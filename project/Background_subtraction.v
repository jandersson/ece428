==> flow/design.v <==
`timescale 1ns / 1ps
module Background_subtraction(pclk, reset, vtcvde,data_out, acc_en, current_frame,
										reference_frame, addr_1_b, enable_ram1);
input pclk, reset, acc_en, vtcvde;
input [4:0] current_frame, reference_frame;
output [4:0] data_out;
output [17:0] addr_1_b;
output enable_ram1;
wire [4:0] sub_out;
wire dcm_clk;
	abs_subtractor subtractor(.A(current_frame),
									  .B(reference_frame),
									  .Q(sub_out));
	accumulator accumulator(.acc_in(sub_out),
									.pclk(pclk),
									.reset(reset),
									.clock_enable(acc_en),
									.acc_out(data_out));
	addrgen_1_b address_generator(.clk(pclk),
										   .addr_1b(addr_1_b),
											.en_ram1(enable_ram1),
											.Reset_Main(reset),
											.VtcVde(vtcvde));
endmodule
`timescale 1ns / 1ps
module abs_subtractor #(parameter SUB_WIDTH = 5)
	(
    input [SUB_WIDTH-1:0] A,
    input [SUB_WIDTH-1:0] B,
    output[SUB_WIDTH-1:0] Q
    );
	assign Q = (A>B)? (A - B) : (B - A);
endmodule
`timescale 1ns / 1ps
module accumulator #(parameter ACC_SIZE = 5)
	(
    input [ACC_SIZE - 1: 0] acc_in,
	 input pclk,
	 input reset,
	 input clock_enable,
    output reg [ACC_SIZE-1:0] acc_out
    );
   always @ (posedge pclk)
      if (reset)
         acc_out <= 0;
      else if (clock_enable)
         acc_out <= acc_out + acc_in;
endmodule
`timescale 1ns / 1ps
module addrgen_1_b( clk , addr_1b , en_ram1 ,Reset_Main, VtcVde );
input clk ;
input Reset_Main ;
input VtcVde ;
output en_ram1 ;
output [17:0] addr_1b ;
reg [17:0] cnt ;
reg en_ram1 ;
assign addr_1b = cnt ;
always @ (posedge clk)
begin
    if (Reset_Main == 1'b1)
	 begin
        cnt = 18'b0;
		  en_ram1 = 1'b0 ;
     end
	 else
	 begin
    if (VtcVde == 1'b1)
    begin	 
     if (cnt == 18'b100101011111111111)
      begin
		  cnt = 18'b0;
		  en_ram1 = 1'b1 ;
		 end
    else
	 begin
        cnt = cnt + 1;
		  en_ram1 = 1'b1 ;
	 end 
	end
end
end 
endmodule
# Step by step through the tools: Background_subtraction

The steps from the RTL of Background_subtraction to its reports follow in flow order.
Lines are those of the file above, counted from 1.
Operators carry their Yosys type and port widths (W data, S select, Z words).
Cell names lack the library's common part.
Not given: n/a

Design top: Background_subtraction
Clock port: pclk
Library: sky130hd
Library corner: tt_025C_1v80

# After elaboration

Source: Yosys, flattened and elaborated, memories not mapped. Widths are those after wreduce; folded enables and synchronous resets count as part of the registers. Registers that Yosys merges into a memory's read port (data or address) are not register bits. Print and check cells do not count. Equal cells are merged and count once.

Register bits after elaboration: 24
Input bits: 14
Cells after elaboration: 11

Add/sub/neg operators: 4
$lt $le $gt $ge: 1
Equal/unequal tests: 1
Multiplexer cells: 2

Operators by type and width:

| kind                    | count |
| $add A18 B1 Y18 const B | 1 |
| $eq A18 B18 Y1 const B  | 1 |
| $mux W18                | 1 |
| $sub A5 B5 Y5           | 2 |
| $add A5 B5 Y5           | 1 |
| $gt A5 B5 Y1            | 1 |
| $mux W5                 | 1 |

# Depth

Longest topological path by Yosys (ltp), each cell counted once; first at word level (registers and memories cut), then after technology mapping (sequential cells cut; the memories' decode and read muxes count).

Depth after elaboration: 3
ABC_AREA: 0
Gate-level depth with buffers: 14
Mapped depth without buffers: 13

# Synthesis result

Source: synth_stat.txt of the flow (Yosys; design flattened, memories mapped). It holds for the ABC_AREA given above (unset counts as 0); a run with the other value may have another netlist.

Cells by type:

| cell type | count | total area (um^2) |
| dfxtp_1   | 24    | 480.461 |
| ha_1      | 14    | 175.168 |
| xor2_1    | 16    | 140.134 |
| nor2_1    | 29    | 108.854 |
| mux2i_1   | 7     | 70.067 |
| xnor2_1   | 7     | 61.309 |
| fa_1      | 3     | 60.058 |
| inv_1     | 12    | 45.043 |
| nand2_1   | 11    | 41.29 |
| a21o_1    | 5     | 37.536 |
| a21oi_1   | 7     | 35.034 |
| nand3_1   | 6     | 30.029 |
| and3_1    | 4     | 25.024 |
| o211ai_4  | 1     | 21.27 |
| nand4_1   | 2     | 12.512 |
| nand4_2   | 1     | 12.512 |
| buf_6     | 1     | 11.261 |
| mux2_1    | 1     | 11.261 |

Not listed: further types 17, cells in them 18.

Cell count: 169
Cell area after synthesis: 1511.4 um^2
Flip-flop cells: 24

By module: a second synthesis without flattening, with its own total; a netlist apart from the flattened one above.

Cells (unflattened synthesis): 198
Area total of the unflattened synthesis: 1675.4 um^2

Rows give one instance, submodules left out.

Modules:

| module                 | times used | cells | area (um^2) |
| addrgen_1_b            | 1          | 98    | 849.6 |
| abs_subtractor         | 1          | 61    | 479.2 |
| accumulator            | 1          | 39    | 346.6 |
| Background_subtraction | 1          | 0     | 0.0 |

# Path before layout

OpenSTA on the mapped netlist: ideal clock, no wires. The path of least setup slack (recovery checks aside). Input and output delay are each 20% of the period. Register names are those of the netlist, which keeps one name where synthesis merged equal registers.

Path type: input port to flip-flop
From: input current_frame[2]
To: register accumulator.acc_out[4]
Clock period: 3420 ps
Input delay: 684 ps
Setup time: 123 ps
Arrival time: 3115 ps
Data required time: 3297 ps
Slack: 182 ps
Delay of the path: 2554 ps
Driving pins on the path: 13
Period reached after synthesis: 3238 ps

"delay of the path" = arrival - input delay + setup time.
"driving pins on the path": output pins that drive a net of the path, with the launching flip-flop's if there is one; two outputs of one cell count as two.
"period reached after synthesis" = period - worst setup slack (recovery checks aside). The figure is calculated, with input and output delays left at 20% of the set period.
The rows between start and end are the longest chain of elaborated cells between them; the timing report does not say that the signal goes this way. Where chains are equally long, one stands for them.
A line is the first line of the expression or statement that the cell stems from. Yosys adds cells for indexed reads and writes and turns some case tables into memories.

Path through: inv_1 > ha_1 > buf_6 > a21oi_2 > nand3_2 > o211ai_4 > mux2_2 > fa_1 > a21o_1 > a21oi_1 > nand2_1 > mux2i_1 > mux2_1
Length of the longest elaborated chain: 3
Elaborated cells between the ends (all ways): 5
Classes of those cells: add/sub: 3; compare: 1; mux: 1

Ends and longest elaborated chain, post-synthesis:

| what            | RTL line | text |
| start, declared | 5        | `input [4:0] current_frame, reference_frame;` |
| $gt A5 B5 Y1    | 32       | `assign Q = (A>B)? (A - B) : (B - A);` |
| $mux W5         | 32       |  |
| $add A5 B5 Y5   | 47       | `acc_out <= acc_out + acc_in;` |
| end, assigned   | 45       | `acc_out <= 0;` |
| end, assigned   | 47       |  |
| end, declared   | 41       | `output reg [ACC_SIZE-1:0] acc_out` |

# Worst path after layout

Path of least setup slack in the final report of entry A (OpenROAD, finished layout, wires in). Where an end is a register, its clock arrival counts in the times.
The report prints the path's times to 10 ps; the period is as set.

Path type: input port to flip-flop
From: input current_frame[1]
To: register accumulator.acc_out[4]
Clock period: 3980 ps
Input delay: 800 ps
Setup time: 110 ps
Arrival time: 3350 ps
Data required time: 4130 ps
Slack: 790 ps
Driving pins on the path: 13

The rows between start and end are the longest chain of elaborated cells between them; the timing report does not say that the signal goes this way. Where chains are equally long, one stands for them.

Path through: dlygate4sd2_1 > buf_4 > ha_2 > a21oi_2 > nand3_2 > o211ai_4 > mux2_4 > fa_2 > a21o_1 > a21oi_2 > nand2_1 > mux2i_1 > mux2_1
Length of the longest elaborated chain: 3
Elaborated cells between the ends (all ways): 5
Classes of those cells: add/sub: 3; compare: 1; mux: 1

Ends and longest elaborated chain, after layout:

| what            | RTL line | text |
| start, declared | 5        | `input [4:0] current_frame, reference_frame;` |
| $gt A5 B5 Y1    | 32       | `assign Q = (A>B)? (A - B) : (B - A);` |
| $mux W5         | 32       |  |
| $add A5 B5 Y5   | 47       | `acc_out <= acc_out + acc_in;` |
| end, assigned   | 45       | `acc_out <= 0;` |
| end, assigned   | 47       |  |
| end, declared   | 41       | `output reg [ACC_SIZE-1:0] acc_out` |

Wiki page: Background_subtraction / flow data

Background_subtraction through Yosys and OpenROAD on sky130hd: 2 stored runs, unordered, with their settings and measured results. The constraints put input and output delay at 20% of the set period each and load the outputs with 0.01 pF.
By "clock period achieved" is meant the clock period of the run minus its worst setup slack. This is arithmetic on one report: input and output delays are still those of the set period (20% each).
"time of the worst setup path" = time allowed to the worst setup path (clock period - input delay - output delay, where it has them) - its slack; a late launch clock adds to it, a late capture clock takes from it.
"overall power": no workload was simulated; the value follows from the tool's default switching activity.
"time of the worst setup path" is known to 10 ps.
A setting shown as n/a is not set for that run.
A result given as n/a is not shown for that run.

| item                                   | entry A                 | entry B |
| period_ns                              | 3.98                    | 4.37    |
| SETUP_SLACK_MARGIN                     | 0.66                    | -0.1    |
| CAP_MARGIN                             | 20                      | 20      |
| CORE_MARGIN                            | 2                       | 9       |
| CORE_UTILIZATION                       | 40                      | 68      |
| SLEW_MARGIN                            | 20                      | 20      |
| CORE_ASPECT_RATIO                      | n/a                     | 0.53    |
| CELL_PAD_IN_SITES_GLOBAL_PLACEMENT     | n/a                     | 1       |
| GPL_TIMING_DRIVEN                      | n/a                     | 1       |
| GPL_ROUTABILITY_DRIVEN                 | n/a                     | 0       |
| CTS_CLUSTER_DIAMETER                   | n/a                     | 122     |
| time of the worst setup path (ps)      | 2400                    | n/a     |
| critical path type                     | input port to flip-flop | n/a     |
| synthesis area (um^2)                  | 1511.4                  | n/a     |
| overall power (mW)                     | 0.6791                  | n/a     |
| worst-case hold slack (ps)             | 485                     | n/a     |
| lowest setup slack (ps)                | 786                     | n/a     |
| standard-cell area after layout (um^2) | 2119.5                  | n/a     |
| final design utilization (%)           | 58.3                    | n/a     |
| total die area (um^2)                  | 4286.3                  | n/a     |
| clock period achieved (ps)             | 3194                    | n/a     |

Entry B: unfinished; error GPL-0301 in placement
